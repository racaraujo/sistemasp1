==> flow/design.v <==
module up_down_counter(input clk, reset,up_down, output[7:0]  counter
    );
reg [7:0] counter_up_down;
always @(posedge clk or posedge reset)
begin
if(reset)
 counter_up_down <= 8'h0;
else if(~up_down)
 counter_up_down <= counter_up_down + 8'd1;
else
 counter_up_down <= counter_up_down - 8'd1;
end 
assign counter = counter_up_down;
endmodule
# Reports on up_down_counter
# Tool output for the design above, in the order of the flow.
# Line numbers count from 1 in the design file above.
# Operators: Yosys type, input widths -> output width; for muxes data width and select width s.
# Library cell names are shortened.
# A cell with - has no value.
dict set report inputs {
  top_module {up_down_counter}
  clock_port {clk}
  library {sky130hd}
  pvt_corner {tt_025C_1v80}
}

# Elaborated design
# Counts by Yosys on the flattened word-level netlist (proc, flatten, opt, wreduce; memories kept). Register bits leave out memories and registers merged into their read ports (data or address); mux counts leave out enables and synchronous resets folded into registers. Print and check cells are left out. Cells with the same type and inputs are merged into one.
dict set report word_totals {
  output_inout_bits 8
  ff_bits 8
  inputBits 3
}
dict set report op_classes {
  n_mux 1
  n_addsub 2
}
# operator n
set ops {}
lappend ops {{$add 8x1->8 const B} 1}
lappend ops {{$sub 8x1->8 const B} 1}
lappend ops {{$mux 8} 1}

# Logic depth
# Longest topological path by Yosys (ltp), each cell counted once; first at word level (registers and memories cut), then after technology mapping (sequential cells cut; the memories' decode and read muxes count).
dict set report depth {
  ltp_word 2
  abc_area 0
  mapped_depth 5
  mapped_depth_nobuf 5
}

# Netlist
# The flow's flattened synthesis, as Yosys stat reports it; memories are mapped. The netlist is that of the ABC_AREA named above (0 if unset); the other value can give another one.
dict set report mapped {
  ff_cells 8
  stdcells 50
  mapped_area_um2 523.0
  buf_cells 0
}
# cell_type n area_total_um2
set types {}
lappend types {dfrtp_1 8 200.192}
lappend types {ha_1 6 75.072}
lappend types {a21oi_1 5 25.024}
lappend types {inv_1 6 22.522}
lappend types {o211ai_1 3 22.522}
lappend types {fa_1 1 20.019}
lappend types {xnor2_1 2 17.517}
lappend types {xor2_1 2 17.517}
lappend types {nor2b_4 1 13.763}
lappend types {o21ai_0 2 10.01}
lappend types {a221oi_1 1 8.758}
lappend types {o2bb2ai_1 1 8.758}
lappend types {o311ai_0 1 8.758}
lappend types {o311ai_1 1 8.758}
lappend types {o31a_1 1 8.758}
lappend types {a211oi_1 1 7.507}
lappend types {a21o_1 1 7.507}
lappend types {nor3b_1 1 7.507}
# Not listed: further types 6, cells in them 6.

# Worst setup path after synthesis
# OpenSTA on the mapped netlist: ideal clock, no wires. The path of least setup slack (recovery checks aside). Input and output delay are each 20% of the period. Register names are those of the netlist, which keeps one name where synthesis merged equal registers.
dict set report synth_path {
  kind {flip-flop to flip-flop}
  from {register counter_up_down[1]}
  to {register counter_up_down[5]}
  period_ps 1690
  path_buffers 0
  driving_pins 5
  delay_ps 1448
  launch_ps 0
  arrival_ps 1317
  slack_ps 242
  synth_period_reached_ps 1448
}
# "delay_ps" is the arrival time less input delay plus setup time.
# "driving_pins" counts driving pins, that of a launching flip-flop among them; a cell with two outputs on the path counts twice.
# "synth_period_reached_ps" = period - worst setup slack (recovery checks aside). The figure is calculated, with input and output delays left at 20% of the set period.
# Between the ends stands the longest chain of elaborated cells between them, by number of cells; it is not shown to be the way that was timed. Of several equally long chains one is given.
# Each line given opens the expression or statement behind the cell; cells for indexed reads and writes are added by Yosys, which also makes memories of some case tables.
# At most two assigning lines are given for a register; there are more.
dict set report synth_between {
  cell_sequence {dfrtp_1 -> ha_1 -> a211oi_1 -> o21ai_0 -> xor2_1}
  elab_chain_len 2
  cone_cells 3
  cone_lines 3
}
# item line_no
set synth_lines {}
lappend synth_lines {{from (decl)} 3} ;# reg [7:0] counter_up_down;
lappend synth_lines {{from (assign)} 9} ;# counter_up_down <= counter_up_down + 8'd1;
lappend synth_lines {{from (assign)} 11} ;# counter_up_down <= counter_up_down - 8'd1;
lappend synth_lines {{$add 8x1->8} 9}
lappend synth_lines {{$mux 8} 8} ;# else if(~up_down)
lappend synth_lines {{to (assign)} 9}
lappend synth_lines {{to (assign)} 11}
lappend synth_lines {{to (decl)} 3}

# Path in the finished layout
# From the final timing report of flow run A: the path of least setup slack in the routed layout; clock arrival at registers is part of the times.
# The path's times are printed in steps of 10 ps; the period is the one set.
dict set report layout_path {
  kind {input port to flip-flop}
  from {input port up_down}
  to {register counter_up_down[6]}
  in_delay_ps 450
  driving_pins 6
  slack_ps 460
  launch_ps 450
  arrival_ps 1910
  path_buffers 2
  period_ps 2230
}
# Between the ends stands the longest chain of elaborated cells between them, by number of cells; it is not shown to be the way that was timed. Of several equally long chains one is given.
# At most two assigning lines are given for a register; there are more.
dict set report layout_between {
  cell_sequence {dlygate4sd2_1 -> buf_4 -> ha_1 -> o21a_1 -> o31a_1 -> o311ai_1}
  elab_chain_len 1
  cone_cells 1
  cone_lines 1
}
# item line_no
set layout_lines {}
lappend layout_lines {{from (decl)} 1} ;# module up_down_counter(input clk, reset,up_down, output[7:0]  counter
lappend layout_lines {{$mux 8} 8} ;# else if(~up_down)
lappend layout_lines {{to (assign)} 9} ;# counter_up_down <= counter_up_down + 8'd1;
lappend layout_lines {{to (assign)} 11} ;# counter_up_down <= counter_up_down - 8'd1;
lappend layout_lines {{to (decl)} 3} ;# reg [7:0] counter_up_down;

; Settings and measured results of 2 stored flow runs for module up_down_counter (sky130hd), not sorted in any way. The constraints put input and output delay at 20% of the set period each and load the outputs with 0.01 pF.
; "achieved_period_ps" is the run's clock period less its worst setup slack. It is reckoned from that one timing run; input and output delays stay at 20% of the period that was set.
; "worst_path_ps" is the time allowed to the run's worst setup path (the clock period less input and output delay, where it has them) less its slack. Clock arrival times count: a late capture clock shortens it, a late launch clock lengthens it.
; "power_total_uw": no workload was simulated; the value follows from the tool's default switching activity.
; "worst_path_ps" is given in steps of 10 ps.

[flow run A: settings]
period_ns = 2.23
CORE_UTILIZATION = 19
SETUP_SLACK_MARGIN = 0.24
CORE_ASPECT_RATIO = 0.92
CELL_PAD_IN_SITES_GLOBAL_PLACEMENT = 2
CELL_PAD_IN_SITES_DETAIL_PLACEMENT = 1
TNS_END_PERCENT = 15
GPL_ROUTABILITY_DRIVEN = 1
CTS_CLUSTER_SIZE = 77
CTS_CLUSTER_DIAMETER = 275
SLEW_MARGIN = 25
MIN_ROUTING_LAYER = met1
MAX_ROUTING_LAYER = met4
CAP_MARGIN = 20
CORE_MARGIN = 2
[flow run A: results]
total_negative_slack_ps = 0
synthesis_area_um2 = 523.0
fin_util_frac = 0.276
achieved_period_ps = 1767
ws_setup_ps = 463
worst_path_ps = 1320
path_kind = input port to flip-flop
power_total_uw = 1061
dieArea_um2 = 3188.9
final_cell_area_um2 = 734.5

[flow run B: settings]
period_ns = 1.65
SETUP_SLACK_MARGIN = 0.01
CAP_MARGIN = 20
CORE_MARGIN = 2
CORE_UTILIZATION = 40
SLEW_MARGIN = 20
[flow run B: results]
total_negative_slack_ps = 0
synthesis_area_um2 = 523.0
fin_util_frac = 0.596
achieved_period_ps = 1537
ws_setup_ps = 113
worst_path_ps = 1210
path_kind = flip-flop to output port
power_total_uw = 1487
dieArea_um2 = 1612.8
final_cell_area_um2 = 747.0
