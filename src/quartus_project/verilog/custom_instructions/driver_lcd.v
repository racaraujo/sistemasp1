==> flow/design.v <==
module lcd_driver (dataa, datab, result, clk, clk_en, start, reset, done, rs, rw, en, db);
	input [31:0] dataa;
	input [31:0] datab;
	input clk;
	input clk_en;
	input start;
	input reset;
	output reg [31:0] result;
	output reg done;
	output reg rs;
	output rw;
	output reg en;
	output reg[7:0] db;
	assign rw = 1'b0;
	reg [15:0] contador;
	localparam waiting = 2'b00, working = 2'b01, finish = 2'b11;
	reg [1:0] state;
	always @ (posedge clk or posedge reset) begin
		if (reset) begin
			contador <= 16'd0;
			rs       <= 1'b0;
			en       <= 1'b1;
			db       <= 8'b0;
			state    <= 1'b0;
		end else begin
			if (clk_en) begin
				case (state)
					waiting:begin
						done <= 1'b0;
						en <= 1'b1;
						if (start) begin
							state <= working;
							rs <= dataa[0];
							db <= datab[7:0];
							contador <= 16'd0;
						end else begin
							state <= waiting;
						end
					end
					working:begin  
						done <= 1'b0;
						if (contador == 16'd50_000) begin
							state <= finish;
							en    <= 1'b0;
							contador <= 16'd0;
						end else begin
							contador <= contador + 1'd1;
							state <= working;
						end
					end
					finish:begin  
						if (contador == 16'd50_000) begin
							done <= 1'b1;
							result <= 1'b1;
							state <= waiting;
							contador <= 16'd0;
							en <= 1'b0;
						end else begin
							contador <= contador + 16'd1;
						end
					end
				endcase
			end
		end
	end
endmodule
**Step by step through the tools: lcd_driver**

Tool output for the design above, in the order of the flow.
Lines are those of the file above, counted from 1.
Operators carry their Yosys type and port widths (W data, S select, Z words).
The mark n/a stands for no value.

- Top: lcd_driver
- Clock: clk
- Standard-cell library: sky130hd
- Corner: tt_025C_1v80

**Word-level counts**

Yosys after proc, flatten, opt, wreduce and memory -nomap, before mapping. Memory bits, and registers merged into a memory's read port (data or address), are not among the register bits. Print and check cells are not counted.

- $add $sub $neg: 2
- Multiply operators: 0
- Divide/modulo/power cells: 0
- Order comparisons: 0
- Eq/ne operators: 6
- Shift operators: 0
- Mux-type cells: 12
- Bitwise gates (word level): 1
- Reduce/logical cells: 10

Operator list:

| kind | count |
|---|---|
| $pmux W16 S3 | 1 |
| $mux W16 | 3 |
| $add A16 B1 Y16 const B | 2 |
| $eq A16 B16 Y1 const B | 1 |
| $reduce_and A3 Y1 | 4 |
| $pmux W2 S3 | 1 |
| $ne A2 B2 Y1 const B | 2 |
| $reduce_or A2 Y1 | 2 |
| $reduce_and A4 Y1 | 1 |
| $pmux W1 S2 | 2 |
| $mux W2 | 2 |
| $reduce_bool A3 Y1 | 1 |
| $mux W1 | 3 |
| $eq A2 B1 Y1 const B | 1 |
| $ne A2 B1 Y1 const B | 1 |
| $eq A2 B2 Y1 const B | 1 |
| $logic_not A2 Y1 | 1 |
| $reduce_bool A2 Y1 | 1 |
| $not A1 Y1 | 1 |

- Register bits: 29
- Bits in latches: 0
- RAM bits: 0
- Memory bits (read-only): 0
- Word width x clocked read ports: 0
- Memories: 0
- Input bits: 68
- Output and inout port bits: 44
- Elaborated cells: 37

**Longest topological paths**

Longest topological path by Yosys (ltp), each cell counted once; first at word level (registers and memories cut), then after technology mapping (sequential cells cut; the memories' decode and read muxes count).

- Word-level depth: 4
- ABC_AREA: 0
- Mapped depth: 7
- Mapped depth without buffers: 6

**Synthesis result**

The flow's flattened synthesis, as Yosys stat reports it; memories are mapped. The netlist is that of the ABC_AREA named above (0 if unset); the other value can give another one.

Cells by type:

| cell type | count | total area (sq um) |
|---|---|---|
| sky130_fd_sc_hd__dfrtp_1 | 27 | 675.648 |
| sky130_fd_sc_hd__buf_4 | 34 | 255.245 |
| sky130_fd_sc_hd__mux2_2 | 10 | 112.608 |
| sky130_fd_sc_hd__a21oi_1 | 13 | 65.062 |
| sky130_fd_sc_hd__dfstp_2 | 2 | 52.55 |
| sky130_fd_sc_hd__o21ai_0 | 10 | 50.048 |
| sky130_fd_sc_hd__nand2_1 | 11 | 41.29 |
| sky130_fd_sc_hd__o31ai_1 | 5 | 37.536 |
| sky130_fd_sc_hd__or3_1 | 6 | 37.536 |
| sky130_fd_sc_hd__or4_1 | 5 | 37.536 |
| sky130_fd_sc_hd__inv_1 | 9 | 33.782 |
| sky130_fd_sc_hd__nand4_1 | 5 | 31.28 |
| sky130_fd_sc_hd__edfxtp_1 | 1 | 30.029 |
| sky130_fd_sc_hd__nand3_1 | 6 | 30.029 |
| sky130_fd_sc_hd__ha_1 | 2 | 25.024 |
| sky130_fd_sc_hd__nand4_4 | 1 | 21.27 |
| sky130_fd_sc_hd__a31oi_1 | 3 | 18.768 |
| sky130_fd_sc_hd__nor2_1 | 4 | 15.014 |

Not listed: further types 18, cells in them 22.

- Cell count: 176
- Mapped area: 1740.4 sq um
- Sequential part of the area: 758.2 sq um
- Mapped flip-flops: 30

**Path before layout**

OpenSTA on the mapped netlist: ideal clock, no wires. The path of least setup slack (recovery checks aside). Input and output delay are each 20% of the period. Register names are those of the netlist, which keeps one name where synthesis merged equal registers.

- Path type: reg-to-reg
- Start point: register contador[0]
- End point: register done
- Period: 2320 ps
- Data arrival time: 1399 ps
- Slack: 570 ps
- Delay of the path: 1750 ps
- Driving pins on the path: 6
- Path buffers: 0
- Synthesis period reached: 1750 ps

"delay of the path" = arrival - input delay + setup time.
"driving pins on the path" counts driving pins, that of a launching flip-flop among them; a cell with two outputs on the path counts twice.
"synthesis period reached" is the clock period less the worst setup slack; recovery checks do not enter. This is arithmetic on one report: input and output delays are still those of the set period (20% each).
Between the ends stands the longest chain of elaborated cells between them, by number of cells; it is not shown to be the way that was timed. Of several equally long chains one is given.
Each line given opens the expression or statement behind the cell; cells for indexed reads and writes are added by Yosys, which also makes memories of some case tables.
At most two assigning lines are given for a register; there are more.
The path ends at the enable pin of a flip-flop; only ways to that pin are counted.

- Cell sequence: sky130_fd_sc_hd__dfrtp_1 -> sky130_fd_sc_hd__inv_1 -> sky130_fd_sc_hd__ha_1 -> sky130_fd_sc_hd__and4b_1 -> sky130_fd_sc_hd__nand4_2 -> sky130_fd_sc_hd__a2111oi_0
- Cells in the longest elaborated chain: 3
- Elaborated cells between the ends (all ways): 3
- Classes of those cells: 2 x eq/ne; 1 x reduce/logical

RTL lines, path post-synthesis:

| what | RTL line | text |
|---|---|---|
| start: declaration | 15 | `reg [15:0] contador;` |
| start: assignment | 47 | `contador <= contador + 1'd1;` |
| start: assignment | 59 | `contador <= contador + 16'd1;` |
| $eq A16 B16 Y1 | 52 | `if (contador == 16'd50_000) begin` |
| $ne A2 B2 Y1 | n/a |  |
| $reduce_and A4 Y1 | n/a |  |
| end: assignment | 41 | `done <= 1'b0;` |
| end: assignment | 53 | `done <= 1'b1;` |
| end: declaration | 9 | `output reg done;` |

Hand-over note for lcd_driver

Settings of 2 stored flow runs for module lcd_driver (sky130hd), not sorted in any way. The constraints put input and output delay at 20% of the set period each and load the outputs with 0.01 pF.

### Flow run 1

Settings: `period_ns=2.19`, `CORE_UTILIZATION=68`, `SETUP_SLACK_MARGIN=0.65`, `PLACE_DENSITY_LB_ADDON=0.24`, `CORE_ASPECT_RATIO=1.2`, `CORE_MARGIN=9`, `CELL_PAD_IN_SITES_GLOBAL_PLACEMENT=1`, `CELL_PAD_IN_SITES_DETAIL_PLACEMENT=2`, `CTS_CLUSTER_SIZE=100`, `CAP_MARGIN=10`, `MIN_ROUTING_LAYER=met2`, `SLEW_MARGIN=20`

No final report: placement broke off with FLW-0024.

### Flow run 2

Settings: `period_ns=3.32`, `CORE_UTILIZATION=71`, `SETUP_SLACK_MARGIN=0.09`, `PLACE_DENSITY=0.82`, `HOLD_SLACK_MARGIN=0.07`, `CELL_PAD_IN_SITES_GLOBAL_PLACEMENT=2`, `CELL_PAD_IN_SITES_DETAIL_PLACEMENT=2`, `CTS_CLUSTER_SIZE=94`, `SLEW_MARGIN=20`, `MIN_ROUTING_LAYER=met1`, `MAX_ROUTING_LAYER=met4`, `CAP_MARGIN=20`, `CORE_MARGIN=2`

No final report: placement broke off with GPL-0301.

End of note.
